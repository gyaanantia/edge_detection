==> flow/design.v <==
module grayscale (
    input  logic        clock,
    input  logic        reset,
    output logic        in_rd_en,
    input  logic        in_empty,
    input  logic [23:0] in_dout,
    output logic        out_wr_en,
    input  logic        out_full,
    output logic [7:0]  out_din
);
typedef enum logic [0:0] {s0, s1} state_types;
state_types state, state_c;
logic [7:0] gs, gs_c;
always_ff @(posedge clock or posedge reset) begin
    if (reset == 1'b1) begin
        state <= s0;
        gs <= 8'h0;
    end else begin
        state <= state_c;
        gs <= gs_c;
    end
end
always_comb begin
    in_rd_en  = 1'b0;
    out_wr_en = 1'b0;
    out_din   = 8'b0;
    state_c   = state;
    gs_c = gs;
    case (state)
        s0: begin
            if (in_empty == 1'b0) begin
                gs_c = 8'(($unsigned({2'b0, in_dout[23:16]}) + $unsigned({2'b0, in_dout[15:8]}) + $unsigned({2'b0, in_dout[7:0]})) / $unsigned(10'd3));
                in_rd_en = 1'b1;
                state_c = s1;
            end
        end
        s1: begin
            if (out_full == 1'b0) begin
                out_din = gs;
                out_wr_en = 1'b1;
                state_c = s0;
            end
        end
        default: begin
            in_rd_en  = 1'b0;
            out_wr_en = 1'b0;
            out_din = 8'b0;
            state_c = s0;
            gs_c = 8'hX;
        end
    endcase
end
endmodule
==> Tool chain data of grayscale <==
Tool output for the design above, in the order of the flow.
Line numbers count from 1 in the design file above.
Operators carry their Yosys type and port widths (W data, S select, Z words).
Cell names lack the library's common part.
{ "inputs": {"top_module": "grayscale", "clock": "clock", "lib": "sky130hd", "pvt_corner": "tt_025C_1v80"} }

==> Elaborated design <==
Source: Yosys, flattened and elaborated, memories not mapped. Widths are those after wreduce. Registers that Yosys merges into a memory's read port (data or address) are not register bits. Print and check cells do not count. Equal cells are merged and count once.
{ "word_totals": {"input_bits": 28, "word_cells": 18, "regBits": 9} }
{ "classes": {"equal": 1, "logic": 1, "div_mod_pow": 1, "mux": 10, "reduce_logical": 1, "n_addsub": 2} }
{ "op_table": {"columns": ["cell", "n"], "rows": [
  ["$mux W8", 3],
  ["$div A10 B2 Y10 const B", 1],
  ["$pmux W8 S2", 1],
  ["$add A9 B8 Y10", 1],
  ["$add A8 B8 Y9", 1],
  ["$pmux W1 S2", 3],
  ["$mux W1", 3],
  ["$ne A2 B2 Y1 const B", 1],
  ["$reduce_and A2 Y1", 1],
  ["$not A1 Y1", 1]
]} }

==> Longest topological paths <==
Yosys ltp: most cells in a row. Word level: on the elaborated netlist, between registers, memories and ports. Mapped: between sequential cells and ports; inverters and the memories' decode and read muxes count.
{ "depth": {"word_depth": 5, "ABC_AREA": 0, "ltp_mapped": 21, "ltp_nobuf": 20} }

==> Netlist <==
The flow's flattened synthesis, as Yosys stat reports it; memories are mapped. The netlist is that of the ABC_AREA named above (0 if unset); the other value can give another one.
Totals and module areas in this step are rounded.
{ "types": {"columns": ["cell_type", "n", "area_total_um2"], "rows": [
  ["dfrtp_1", 9, 225.216],
  ["fa_1", 9, 180.173],
  ["ha_1", 8, 100.096],
  ["nor2_1", 24, 90.086],
  ["nand2_1", 22, 82.579],
  ["inv_1", 20, 75.072],
  ["and2_1", 11, 68.816],
  ["a21oi_1", 12, 60.058],
  ["mux2i_1", 6, 60.058],
  ["o21ai_0", 11, 55.053],
  ["o221ai_1", 4, 35.034],
  ["xnor2_1", 4, 35.034],
  ["a211oi_1", 4, 30.029],
  ["a211o_1", 3, 26.275],
  ["o2111ai_1", 3, 26.275],
  ["nand2b_1", 4, 25.024],
  ["nor3_1", 5, 25.024],
  ["o211ai_2", 2, 25.024]
]} }
Other cell types: 43; their cells: 74.
{ "mapped": {"area_mm2": 0.0018, "sequential_area_mm2": 0.00023, "flip_flops": 9, "buffers": 9, "stdcells": 235} }

==> Timing after synthesis <==
OpenSTA on the mapped netlist: ideal clock, no wires. The path of least setup slack (recovery checks aside). Input and output delay are each 20% of the period. Register names are those of the netlist, which keeps one name where synthesis merged equal registers.
{ "synth_path": {"kind": "input to register", "from": "input port in_dout[1]", "to": "register gs[0]", "period_ps": 6890, "path_stages": 19, "setup_slack_ps": 1311, "arrival_ps": 5447, "delay_ps": 4201, "path_buffers": 0, "input_delay_ps": 1378, "synth_period_reached_ps": 5579} }
"delay_ps" is the arrival time less input delay plus setup time.
"path_stages": output pins that drive a net of the path, with the launching flip-flop's if there is one; two outputs of one cell count as two.
"synth_period_reached_ps" = period - worst setup slack (recovery checks aside). The figure is calculated, with input and output delays left at 20% of the set period.
Between the ends stands the longest chain of elaborated cells between them, by number of cells; it is not shown to be the way that was timed. Of several equally long chains one is given.
Each line given opens the expression or statement behind the cell; cells for indexed reads and writes are added by Yosys, which also makes memories of some case tables.
{ "synth_via": {"path_cell_list": "inv_1 fa_1 inv_1 ha_1 inv_1 fa_1 nor2b_1 o2111a_1 nor4_1 a211o_1 and3_1 or3_1 or4_1 and3_4 o211ai_2 ha_1 or3_1 mux2i_1 a221oi_2", "elab_chain_cells": 4, "cone_cells": 4} }
{ "synth_rtl": {"columns": ["item", "line_no", "source"], "rows": [
  ["start, declared", 6, "input  logic [23:0] in_dout,"],
  ["$add A9 B8 Y10", 32, "gs_c = 8'(($unsigned({2'b0, in_dout[23:16]}) + $unsigned({2'b0, in_dout[15:8]}) + $unsigned({2'b0, in_dout[7:0 ..."],
  ["$div A10 B2 Y10", 32, null],
  ["$mux W8", 31, "if (in_empty == 1'b0) begin"],
  ["$mux W8", 29, "case (state)"],
  ["end, assigned", 17, "gs <= 8'h0;"],
  ["end, assigned", 20, "gs <= gs_c;"],
  ["end, declared", 13, "logic [7:0] gs, gs_c;"]
]} }

==> Path in the finished layout <==
From the final timing report of job 1: the path of least setup slack in the routed layout; clock arrival at registers is part of the times.
The report prints the path's times to 10 ps; the period is as set.
{ "layout_path": {"kind": "input to register", "from": "input port in_dout[1]", "to": "register gs[0]", "arrival_ps": 7110, "period_ps": 10400, "path_stages": 20, "setup_slack_ps": 3400, "path_buffers": 1, "input_delay_ps": 2080} }
Between the ends stands the longest chain of elaborated cells between them, by number of cells; it is not shown to be the way that was timed. Of several equally long chains one is given.
{ "layout_via": {"path_cell_list": "clkdlybuf4s50_1 inv_1 fa_1 inv_1 ha_1 inv_1 fa_1 nor2b_1 o2111a_1 nor3_4 xnor2_1 o32ai_1 or3_1 or4_1 and3_4 o211ai_2 ha_1 or3_1 mux2i_1 a221oi_2", "elab_chain_cells": 4, "cone_cells": 4} }
{ "layout_rtl": {"columns": ["item", "line_no", "source"], "rows": [
  ["start, declared", 6, "input  logic [23:0] in_dout,"],
  ["$add A9 B8 Y10", 32, "gs_c = 8'(($unsigned({2'b0, in_dout[23:16]}) + $unsigned({2'b0, in_dout[15:8]}) + $unsigned({2'b0, in_dout[7:0 ..."],
  ["$div A10 B2 Y10", 32, null],
  ["$mux W8", 31, "if (in_empty == 1'b0) begin"],
  ["$mux W8", 29, "case (state)"],
  ["end, assigned", 17, "gs <= 8'h0;"],
  ["end, assigned", 20, "gs <= gs_c;"],
  ["end, declared", 13, "logic [7:0] gs, gs_c;"]
]} }

Wiki page: grayscale / flow data

grayscale through Yosys and OpenROAD on sky130hd: 2 stored runs, unordered, with their settings and measured results. The constraints put input and output delay at 20% of the set period each and load the outputs with 0.01 pF.
"achieved clock period" is the run's clock period less its worst setup slack. It is reckoned from that one timing run; input and output delays stay at 20% of the period that was set.
"time on the worst setup path": the worst setup path's part of the clock period (all of it between registers, 20% less for each end at a port) less its slack. A launch clock that arrives late makes it longer, a capture clock that arrives late makes it shorter.
"total design power" rests on the timing tool's default activity at the inputs, not on a simulated workload.
"time on the worst setup path" is given in steps of 10 ps.
The results are shown rounded.

==> job 1: settings <==
{ "period_ns": 10.4, "CORE_UTILIZATION": 35, "PLACE_DENSITY_LB_ADDON": 0.23, "CELL_PAD_IN_SITES_GLOBAL_PLACEMENT": 3, "TNS_END_PERCENT": 40, "CTS_CLUSTER_DIAMETER": 125, "CAP_MARGIN": 10, "SLEW_MARGIN": 10, "MIN_ROUTING_LAYER": "met1", "CORE_MARGIN": 2 }
==> job 1: results <==
final design utilization: 0.45
standard-cell area of the final layout: 0.0022 mm2
area of the synthesized netlist: 0.0018 mm2
time on the worst setup path: 4,920 ps
worst path kind: input to register
worst setup slack after layout: 3,400 ps
total negative slack: 0 ps
achieved clock period: 7,003 ps
total design power: 0.00045 W
worst hold slack in the final report: 470 ps
total die area: 0.0057 mm2

==> job 2: settings <==
{ "period_ns": 9.46, "CORE_UTILIZATION": 58, "SETUP_SLACK_MARGIN": 0.8, "PLACE_DENSITY": 0.88, "CORE_ASPECT_RATIO": 1.06, "CORE_MARGIN": 6, "GPL_ROUTABILITY_DRIVEN": 1, "SLEW_MARGIN": 0, "CAP_MARGIN": 20 }
==> job 2: results <==
standard-cell area of the final layout: 0.0022 mm2
area of the synthesized netlist: 0.0018 mm2
total negative slack: 0 ps
total die area: 0.0046 mm2
achieved clock period: 6,802 ps
worst hold slack in the final report: 470 ps
worst setup slack after layout: 2,700 ps
total design power: 0.00047 W
final design utilization: 0.75
time on the worst setup path: 4,910 ps
worst path kind: input to register
